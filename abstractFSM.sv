==> flow/design.v <==
`default_nettype none
module abstractFSM(
    output logic [3:0] credit,
    output logic drop,
    output logic q0, q1, q2,
    input logic [1:0] coin,
    input logic clock, reset);
    enum logic [2:0] {A0,A1,B1,A2,B2,A3,B3,B0} currState, nextState;
    always_ff @(posedge clock)
        if (reset == 1'b1) currState <= A0;
        else currState <= nextState;
    always_comb begin
        q0 = currState[0];
        q1 = currState[1];
        q2 = currState[2];
       case (currState)
            A0:begin
                case (coin)
                    2'b01: nextState = A1;
                    2'b10: nextState = A3;
                    2'b11: nextState = B1;
                    default: nextState = A0;
                endcase
                credit = 4'b0;
                drop = 1'b0;
            end
            A1:begin
                case (coin)
                    2'b01: nextState = A2;
                    2'b10: nextState = B0;
                    2'b11: nextState = B1;
                    default: nextState = A1;
                endcase
                credit = 4'd1;
                drop = 1'b0;
            end
            B1:begin
                case (coin)
                    2'b01: nextState = A2;
                    2'b10: nextState = B0;
                    2'b11: nextState = B2;
                    default: nextState = A1;
                endcase
                credit = 4'd1;
                drop = 1'b1;
            end
            A2:begin
                case (coin)
                    2'b01: nextState = A3;
                    2'b10: nextState = B1;
                    2'b11: nextState = B3;
                    default: nextState = A2;
                endcase
                credit = 4'd2;
                drop = 1'b0;
            end
            B2:begin
                case (coin)
                    2'b01: nextState = A3;
                    2'b10: nextState = B1;
                    2'b11: nextState = B3;
                    default: nextState = A2;
                endcase
                credit = 4'd2;
                drop = 1'b1;
           end
            A3:begin
                case (coin)
                    2'b01: nextState = B0;
                    2'b10: nextState = B2;
                    2'b11: nextState = B0;
                    default: nextState = A3;
                endcase
                credit = 4'd3;
                drop = 1'b0;
            end
            B3:begin
                case (coin)
                    2'b01: nextState = B0;
                    2'b10: nextState = B2;
                    2'b11: nextState = B0;
                    default: nextState = A3;
                endcase
                credit = 4'd3;
                drop = 1'b1;
            end
            B0:begin
                case (coin)
                    2'b01: nextState = A1;
                    2'b10: nextState = A3;
                    2'b11: nextState = B1;
                    default: nextState = B0;
                endcase
                credit = 1'd0;
                drop = 1'b1;
            end
        endcase
    end
endmodule:abstractFSM
* Tool chain data of abstractFSM
Tool output for the design above, in the order of the flow.
Lines are those of the file above, counted from 1.
Operators carry their Yosys type and port widths (W data, S select, Z words).
Cell names lack the library's common part.
A cell with n/a has no value.
- Top module :: abstractFSM
- Clock port :: clock
- Cell library :: sky130hd
- Library corner :: tt_025C_1v80

* After elaboration
Counts by Yosys on the flattened word-level netlist (proc, flatten, opt, wreduce; memories kept). Register bits leave out memories and registers merged into their read ports (data or address); mux counts leave out enables and synchronous resets folded into registers. Print and check cells are left out. Cells with the same type and inputs are merged into one.
- Bits in registers :: 3
- Latch bits :: 0
- Memory bits (writable) :: 0
- ROM bits :: 0
- Word width x clocked read ports :: 0
- Memory cells :: 0
- Bits of input ports :: 4
- Output and inout port bits :: 8
- $add $sub $neg :: 0
- $mul :: 0
- Div/mod/pow operators :: 0
- Magnitude comparators :: 0
- Equality and inequality tests :: 10
- Shifts and indexed selects :: 0
- Multiplexer cells :: 9
- Bitwise gates (word level) :: 0
- Reduce/logical cells :: 8
** Operators with widths (count)
- $pmux W3 S3 :: 5
- $pmux W3 S6 :: 1
- $pmux W4 S4 :: 1
- $eq A3 B3 Y1 const B :: 4
- $reduce_or A2 Y1 :: 5
- $reduce_or A4 Y1 :: 2
- $eq A3 B2 Y1 const B :: 2
- $eq A2 B2 Y1 const B :: 2
- $pmux W2 S2 :: 1
- $eq A3 B1 Y1 const B :: 1
- $logic_not A3 Y1 :: 1
- $eq A2 B1 Y1 const B :: 1
- $pmux W1 S2 :: 1

* Depth
Yosys ltp: most cells in a row. Word level: on the elaborated netlist, between registers, memories and ports. Mapped: between sequential cells and ports; inverters and the memories' decode and read muxes count.
- Word-level depth :: 4
- ABC_AREA :: 0
- Mapped depth :: 6

* Netlist
Yosys stat after the flow's synthesis: flattened, memories mapped to cells. It holds for the ABC_AREA given above (unset counts as 0); a run with the other value may have another netlist.
- Cells in the netlist :: 54
- Cell area after synthesis :: 426.7 um^2
- Area of sequential cells :: 60.1 um^2
- Mapped flip-flops :: 3
- Buffer cells :: 5
** Cell types
- ha_1 :: count 7, total area 87.584 um^2
- dfxtp_1 :: count 3, total area 60.058 um^2
- a21oi_1 :: count 5, total area 25.024 um^2
- mux2i_1 :: count 2, total area 20.019 um^2
- a21o_1 :: count 2, total area 15.014 um^2
- buf_4 :: count 2, total area 15.014 um^2
- nor2_1 :: count 4, total area 15.014 um^2
- o21ai_1 :: count 3, total area 15.014 um^2
- buf_6 :: count 1, total area 11.261 um^2
- buf_2 :: count 2, total area 10.01 um^2
- maj3_1 :: count 1, total area 10.01 um^2
- nor3_1 :: count 2, total area 10.01 um^2
- o21ai_0 :: count 2, total area 10.01 um^2
- o32a_1 :: count 1, total area 10.01 um^2
- a21oi_2 :: count 1, total area 8.758 um^2
- a221oi_1 :: count 1, total area 8.758 um^2
- and3b_1 :: count 1, total area 8.758 um^2
- nand4b_1 :: count 1, total area 8.758 um^2
Other cell types: 12; their cells: 13.

* Worst setup path after synthesis
Source: OpenSTA report_checks on the synthesized netlist (no wires, ideal clock, input and output delay 20% of the period each), path of least setup slack; recovery checks are left aside. Register names are those of the netlist, which keeps one name where synthesis merged equal registers.
- Path type :: register to output
- From :: register currState[0]
- To :: output port drop
- Clock period :: 1.25 ns
- External output delay :: 0.250 ns
- Time at the first pin :: 0.000 ns
- Data arrival time :: 0.988 ns
- Required time :: 1.000 ns
- Slack :: 0.012 ns
- Path delay :: 0.988 ns
- Driving pins on the path :: 4
- Path buffers :: 1
- Synthesis period reached :: 1.238 ns
"path delay" = arrival - input delay + setup time.
At an output port there is no setup time.
"driving pins on the path" counts driving pins, that of a launching flip-flop among them; a cell with two outputs on the path counts twice.
"synthesis period reached" is the clock period less the worst setup slack; recovery checks do not enter. This is arithmetic on one report: input and output delays are still those of the set period (20% each).
The rows between start and end are the longest chain of elaborated cells between them; the timing report does not say that the signal goes this way. Where chains are equally long, one stands for them.
A line is the first line of the expression or statement that the cell stems from. Yosys adds cells for indexed reads and writes and turns some case tables into memories.
- Path through :: dfxtp_1 buf_6 inv_2 maj3_1
- Cells in the longest elaborated chain :: 3
- Elaborated cells on any way between the ends :: 11
- Those cells by class :: eq/ne (7); mux (1); reduce/logical (3)
** RTL lines, path post-synthesis
- from (decl) :: line 8 : enum logic [2:0] {A0,A1,B1,A2,B2,A3,B3,B0} currState, nextState;
- from (assign) :: line 10 : if (reset == 1'b1) currState <= A0;
- from (assign) :: line 11 : else currState <= nextState;
- $eq A3 B3 Y1 :: line 16 : case (currState)
- $reduce_or A4 Y1
- $pmux W1 S2 :: line 16
- to (decl) :: line 4 : output logic drop,

* Timing after layout
From the final timing report of stored run 2: the path of least setup slack in the routed layout; clock arrival at registers is part of the times.
- Path type :: register to output
- From :: register currState[0]
- To :: output port credit[1]
- Clock period :: 2.43 ns
- External output delay :: 0.49 ns
- Time at the first pin :: 0.20 ns
- Data arrival time :: 1.73 ns
- Required time :: 1.94 ns
- Slack :: 0.21 ns
- Driving pins on the path :: 4
- Path buffers :: 1
The rows between start and end are the longest chain of elaborated cells between them; the timing report does not say that the signal goes this way. Where chains are equally long, one stands for them.
- Path through :: dfxtp_1 nand2_1 xnor2_1 clkdlybuf4s50_1
- Cells in the longest elaborated chain :: 3
- Elaborated cells on any way between the ends :: 13
- Those cells by class :: eq/ne (7); mux (1); reduce/logical (5)
** RTL lines, path post-layout
- from (decl) :: line 8 : enum logic [2:0] {A0,A1,B1,A2,B2,A3,B3,B0} currState, nextState;
- from (assign) :: line 10 : if (reset == 1'b1) currState <= A0;
- from (assign) :: line 11 : else currState <= nextState;
- $eq A3 B3 Y1 :: line 16 : case (currState)
- $reduce_or A2 Y1
- $pmux W4 S4 :: line 16
- to (decl) :: line 3 : output logic [3:0] credit,

Appendix: measured runs

Module abstractFSM, platform sky130hd: 2 stored runs of the flow (Yosys, OpenROAD) with differing settings, in no particular order. Input and output delays are each 20% of the period that was set; the output load is 0.01 pF.
By "period achieved" is meant the clock period of the run minus its worst setup slack. This is arithmetic on one report: input and output delays are still those of the set period (20% each).
"time on the worst setup path": the worst setup path's part of the clock period (all of it between registers, 20% less for each end at a port) less its slack. A launch clock that arrives late makes it longer, a capture clock that arrives late makes it shorter.
"total power of the final layout" rests on the timing tool's default activity at the inputs, not on a simulated workload.

* Stored run 1
** Files
==> flow/run.sh <==
#!/bin/bash
# the make line also repeats the synthesis and layout settings of config.mk as NAME=value (left out here)
make -C /OpenROAD-flow-scripts/flow DESIGN_CONFIG=/design/flow/config.mk WORK_HOME=/design/flow/orfs CLKGATE_MAP_FILE= finish
==> flow/config.mk <==
export PLATFORM = sky130hd
export DESIGN_NAME = abstractFSM
export DESIGN_NICKNAME = abstractFSM
export VERILOG_FILES = /design/flow/design.v
export SDC_FILE = /design/flow/constraint.sdc
export NUM_CORES = 4
export LEC_CHECK = 0
export ABC_AREA = 1
export CAP_MARGIN = 20
export CELL_PAD_IN_SITES_DETAIL_PLACEMENT = 1
export CELL_PAD_IN_SITES_GLOBAL_PLACEMENT = 1
export CORE_ASPECT_RATIO = 1.29
export CORE_MARGIN = 9
export CORE_UTILIZATION = 70
export PLACE_DENSITY_LB_ADDON = 0.2
export SLEW_MARGIN = 40
export TNS_END_PERCENT = 65
==> flow/constraint.sdc <==
create_clock -name core_clock -period 0.88 [get_ports {clock}]
set_input_delay 0.1760 -clock core_clock [delete_from_list [all_inputs] [get_ports {clock}]]
set_output_delay 0.1760 -clock core_clock [all_outputs]
set_load 0.01 [all_outputs]
** Results
Incomplete, floorplanning halted on PDN-0185.

* Stored run 2
** Files
==> flow/run.sh <==
#!/bin/bash
# the make line also repeats the synthesis and layout settings of config.mk as NAME=value (left out here)
make -C /OpenROAD-flow-scripts/flow DESIGN_CONFIG=/design/flow/config.mk WORK_HOME=/design/flow/orfs CLKGATE_MAP_FILE= finish
==> flow/config.mk <==
export PLATFORM = sky130hd
export DESIGN_NAME = abstractFSM
export DESIGN_NICKNAME = abstractFSM
export VERILOG_FILES = /design/flow/design.v
export SDC_FILE = /design/flow/constraint.sdc
export NUM_CORES = 4
export LEC_CHECK = 0
export CAP_MARGIN = 20
export CORE_MARGIN = 5
export CORE_UTILIZATION = 46
export MIN_ROUTING_LAYER = met1
export SLEW_MARGIN = 15
==> flow/constraint.sdc <==
create_clock -name core_clock -period 2.43 [get_ports {clock}]
set_input_delay 0.4860 -clock core_clock [delete_from_list [all_inputs] [get_ports {clock}]]
set_output_delay 0.4860 -clock core_clock [all_outputs]
set_load 0.01 [all_outputs]
** Results
- Total power of the final layout :: 0.4888 mW
- Period achieved :: 2.220 ns
- Die area :: 1,636.6 um^2
- Lowest setup slack :: 0.210 ns
- Final utilization :: 0.572
- Final setup TNS :: 0.000 ns
- Chip area in the Yosys report :: 426.7 um^2
- Time on the worst setup path :: 1.73 ns
- Class of the worst setup path :: register to output
